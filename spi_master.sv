==> flow/design.v <==
module spi_master #(
    parameter DATA_WIDTH = 8,
    parameter CLK_DIV = 4
)(
    input  logic        clk,
    input  logic        rst,
    input  logic        start,
    input  logic [DATA_WIDTH-1:0] mosi_data,
    output logic [DATA_WIDTH-1:0] miso_data,
    output logic        done,
    output logic        sclk,
    output logic        mosi,
    input  logic        miso,
    output logic        cs_n    
);
    typedef enum logic [1:0] {IDLE, TRANSFER, DONE_STATE} state_t;
    state_t state;
    logic [$clog2(CLK_DIV)-1:0] clk_cnt;
    logic sclk_int;
    logic [$clog2(DATA_WIDTH):0] bit_cnt;
    logic [DATA_WIDTH-1:0] shift_reg_tx, shift_reg_rx;
    assign sclk = sclk_int;
    assign cs_n = (state != TRANSFER);   
    always_ff @(posedge clk or posedge rst) begin
        if (rst) begin
            state <= IDLE;
            clk_cnt <= 0;
            bit_cnt <= 0;
            shift_reg_tx <= 0;
            shift_reg_rx <= 0;
            sclk_int <= 0;       
            mosi <= 0;
            done <= 0;
            miso_data <= 0;
        end else begin
            case (state)
                IDLE: begin
                    done <= 0;
                    sclk_int <= 0;   
                    if (start) begin
                        state <= TRANSFER;
                        shift_reg_tx <= mosi_data;
                        bit_cnt <= DATA_WIDTH;
                        clk_cnt <= 0;
                    end
                end
                TRANSFER: begin
                    clk_cnt <= clk_cnt + 1;
                    if (clk_cnt == CLK_DIV-1) begin
                        clk_cnt <= 0;
                        sclk_int <= ~sclk_int;
                        if (~sclk_int) begin   
                            mosi <= shift_reg_tx[DATA_WIDTH-1];
                            shift_reg_tx <= {shift_reg_tx[DATA_WIDTH-2:0], 1'b0};
                        end else begin         
                            shift_reg_rx <= {shift_reg_rx[DATA_WIDTH-2:0], miso};
                            bit_cnt <= bit_cnt - 1;
                            if (bit_cnt == 1) begin   
                                state <= DONE_STATE;
                            end
                        end
                    end
                end
                DONE_STATE: begin
                    done <= 1;
                    miso_data <= shift_reg_rx;
                    sclk_int <= 0;   
                    if (!start) begin   
                        state <= IDLE;
                    end
                end
            endcase
        end
    end
endmodule
# From RTL to reports: spi_master
# Tool output for the design above, in the order of the flow.
# Line numbers count from 1 in the design file above.
# Operators: Yosys type, input widths -> output width; for muxes data width and select width s.
# The mark n/a stands for no value.
# design
design	spi_master
clock	clk
lib	sky130hd
lib_corner	tt_025C_1v80

# After elaboration
# Yosys after proc, flatten, opt, wreduce and memory -nomap, before mapping. Memory bits, and registers merged into a memory's read port (data or address), are not among the register bits. Print and check cells are not counted.
# bits
register_bits	35
input_bits	12
output_inout_bits	12
# op_classes
eq_ne	11
n_addsub	2
n_logic	1
muxes	20
reduce_logical	13
# ops
operator	n
$mux 8	3
$pmux 8 s2	1
$mux 2	7
$ne 2x2->1 const B	6
$mux 4	3
$reduce_and 4->1	2
$pmux 4 s2	1
$reduce_bool 2->1	3
$reduce_and 3->1	2
$reduce_and 6->1	1
$pmux 2 s3	1
$eq 2x2->1 const B	2
$reduce_and 2->1	2
$sub 4x1->4 const B	1
$eq 4x1->1 const B	1
$pmux 2 s2	1
$pmux 1 s2	2
$reduce_bool 3->1	1
$add 2x1->2 const B	1
$eq 2x1->1 const B	1
$ne 2x1->1 const B	1
$logic_not 2->1	1
$reduce_or 2->1	1
$not 1->1	1
$mux 1	1

# Depth
# Longest topological path by Yosys (ltp), each cell counted once; first at word level (registers and memories cut), then after technology mapping (sequential cells cut; the memories' decode and read muxes count).
# depth
word_depth	5
ABC_AREA	0
mapped_depth	7
depth_no_buf	6

# After synthesis
# Yosys stat after the flow's synthesis: flattened, memories mapped to cells. It holds for the ABC_AREA given above (unset counts as 0); a run with the other value may have another netlist.
# by_type
cell	n	area_total_um2
sky130_fd_sc_hd__dfrtp_1	35	875.84
sky130_fd_sc_hd__mux2_2	17	191.434
sky130_fd_sc_hd__mux2i_1	8	80.077
sky130_fd_sc_hd__ha_1	3	37.536
sky130_fd_sc_hd__nor2_1	10	37.536
sky130_fd_sc_hd__buf_6	3	33.782
sky130_fd_sc_hd__a21oi_1	6	30.029
sky130_fd_sc_hd__inv_1	8	30.029
sky130_fd_sc_hd__o21ai_0	6	30.029
sky130_fd_sc_hd__dfstp_2	1	26.275
sky130_fd_sc_hd__mux2i_4	1	22.522
sky130_fd_sc_hd__nand2_1	6	22.522
sky130_fd_sc_hd__a22o_2	2	20.019
sky130_fd_sc_hd__a32o_1	2	20.019
sky130_fd_sc_hd__a21oi_2	2	17.517
sky130_fd_sc_hd__a21oi_4	1	16.266
sky130_fd_sc_hd__buf_4	2	15.014
sky130_fd_sc_hd__nand3_1	3	15.014
# Other cell types: 20; their cells: 23.
# synth_totals
stdcells	139
yosys_area_um2	1695.4
ffs	36
sequential_area_um2	902.1
buf_cells	8

# Worst setup path after synthesis
# OpenSTA on the mapped netlist: ideal clock, no wires. The path of least setup slack (recovery checks aside). Input and output delay are each 20% of the period. Register names are those of the netlist, which keeps one name where synthesis merged equal registers.
# synth_path
kind	register -> register
from	register clk_cnt[0]
to	register bit_cnt[3]
n_path_buf	1
tclk_ns	2.0
arrival_time_ns	1.390
stages	7
t_required_ns	1.880
setup_ns	0.120
path_slack_ns	0.491
path_delay_ns	1.510
period_less_setup_slack_ns	1.509
# "path_delay_ns" = arrival - input delay + setup time.
# "stages": output pins that drive a net of the path, with the launching flip-flop's if there is one; two outputs of one cell count as two.
# "period_less_setup_slack_ns" is the clock period less the worst setup slack; recovery checks do not enter. This is arithmetic on one report: input and output delays are still those of the set period (20% each).
# The rows between start and end are the longest chain of elaborated cells between them; the timing report does not say that the signal goes this way. Where chains are equally long, one stands for them.
# A line is the first line of the expression or statement that the cell stems from. Yosys adds cells for indexed reads and writes and turns some case tables into memories.
# A register here has more assigning lines than the two given.
# synth_between
cell_sequence	sky130_fd_sc_hd__dfrtp_1 > sky130_fd_sc_hd__ha_1 > sky130_fd_sc_hd__buf_6 > sky130_fd_sc_hd__nand2_4 > sky130_fd_sc_hd__nor4_2 > sky130_fd_sc_hd__or3b_2 > sky130_fd_sc_hd__and3_1
elab_chain_cells	3
cone_cells	5
cone_classes	2 x eq/ne; 2 x mux; 1 x reduce/logical
# synth_lines
item	line	rtl
start, declared	18	logic [$clog2(CLK_DIV)-1:0] clk_cnt;
start, assigned	27	clk_cnt <= 0;
start, assigned	48	clk_cnt <= clk_cnt + 1;
$eq 2x2->1	49	if (clk_cnt == CLK_DIV-1) begin
$mux 4	49
$pmux 4 s2	36	case (state)
end, assigned	43	bit_cnt <= DATA_WIDTH;
end, assigned	57	bit_cnt <= bit_cnt - 1;
end, declared	20	logic [$clog2(DATA_WIDTH):0] bit_cnt;

# Worst path after layout
# Path of least setup slack in the final report of flow run 1 (OpenROAD, finished layout, wires in). Where an end is a register, its clock arrival counts in the times.
# layout_path
kind	register -> output
from	register state
to	output cs_n
out_delay_ns	0.32
t_required_ns	1.26
n_path_buf	1
tclk_ns	1.58
stages	4
path_slack_ns	0.07
arrival_time_ns	1.19
# Where an end lacks its bit number, it is one bit of the signal, or one of the new flip-flops if synthesis recoded a state register.
# A register here has more assigning lines than the two given.
# layout_between
cell_sequence	sky130_fd_sc_hd__dfrtp_1 > sky130_fd_sc_hd__nor2_1 > sky130_fd_sc_hd__inv_1 > sky130_fd_sc_hd__dlygate4sd2_1
# layout_lines
item	line	rtl
start, declared	17	state_t state;
start, assigned	26	state <= IDLE;
start, assigned	41	state <= TRANSFER;
end, declared	14	output logic        cs_n
# Chain of elaborated cells between the ends: none given.

Appendix: measured runs

Measured results for spi_master: 2 stored runs of the Yosys and OpenROAD flow on sky130hd. The settings differ; the order carries no meaning. The constraints put input and output delay at 20% of the set period each and load the outputs with 0.01 pF.
"achieved_clock_period_ns" is the run's clock period less its worst setup slack. It is reckoned from that one timing run; input and output delays stay at 20% of the period that was set.
"worstPathTime_ns" = time allowed to the worst setup path (clock period - input delay - output delay, where it has them) - its slack; a late launch clock adds to it, a late capture clock takes from it.
"fin_power_mw" is the tool's figure for a default switching activity; nothing was simulated.

Flow run 1, flow files:
==> flow/run.sh <==
#!/bin/bash
# the make line also repeats the synthesis and layout settings of config.mk as NAME=value (left out here)
make -C /OpenROAD-flow-scripts/flow DESIGN_CONFIG=/design/flow/config.mk WORK_HOME=/design/flow/orfs CLKGATE_MAP_FILE= finish
==> flow/config.mk <==
export PLATFORM = sky130hd
export DESIGN_NAME = spi_master
export DESIGN_NICKNAME = spi_master
export VERILOG_FILES = /design/flow/design.v
export SDC_FILE = /design/flow/constraint.sdc
export NUM_CORES = 4
export LEC_CHECK = 0
export CAP_MARGIN = 20
export CORE_MARGIN = 2
export CORE_UTILIZATION = 40
export SLEW_MARGIN = 20
==> flow/constraint.sdc <==
create_clock -name core_clock -period 1.58 [get_ports {clk}]
set_input_delay 0.3160 -clock core_clock [delete_from_list [all_inputs] [get_ports {clk}]]
set_output_delay 0.3160 -clock core_clock [all_outputs]
set_load 0.01 [all_outputs]

==> results of flow run 1, as CSV <==
result,value
cell_area_final_um2,2157.1
achieved_clock_period_ns,1.510
worstPathTime_ns,1.19
worst_setup_path_type,"register -> output"
finalUtil_pct,53.5
synth_area_um2,1695.4
design.die.area_um2,4775.5
worstSetupSlack_ns,0.070
total_negative_slack_ns,0.000
fin_power_mw,3.948

Flow run 2, flow files:
==> flow/run.sh <==
#!/bin/bash
# the make line also repeats the synthesis and layout settings of config.mk as NAME=value (left out here)
make -C /OpenROAD-flow-scripts/flow DESIGN_CONFIG=/design/flow/config.mk WORK_HOME=/design/flow/orfs CLKGATE_MAP_FILE= finish
==> flow/config.mk <==
export PLATFORM = sky130hd
export DESIGN_NAME = spi_master
export DESIGN_NICKNAME = spi_master
export VERILOG_FILES = /design/flow/design.v
export SDC_FILE = /design/flow/constraint.sdc
export NUM_CORES = 4
export LEC_CHECK = 0
export CAP_MARGIN = 20
export CORE_MARGIN = 3
export CORE_UTILIZATION = 46
export GPL_ROUTABILITY_DRIVEN = 0
export GPL_TIMING_DRIVEN = 1
export PLACE_DENSITY_LB_ADDON = 0.11
export SLEW_MARGIN = 20
==> flow/constraint.sdc <==
create_clock -name core_clock -period 1.83 [get_ports {clk}]
set_input_delay 0.3660 -clock core_clock [delete_from_list [all_inputs] [get_ports {clk}]]
set_output_delay 0.3660 -clock core_clock [all_outputs]
set_load 0.01 [all_outputs]

==> results of flow run 2, as CSV <==
result,value
design.die.area_um2,4450.2
total_negative_slack_ns,0.000
cell_area_final_um2,2107.0
achieved_clock_period_ns,1.568
finalUtil_pct,61.2
worstSetupSlack_ns,0.262
synth_area_um2,1695.4
fin_power_mw,3.286
worstPathTime_ns,1.57
worst_setup_path_type,"register -> register"
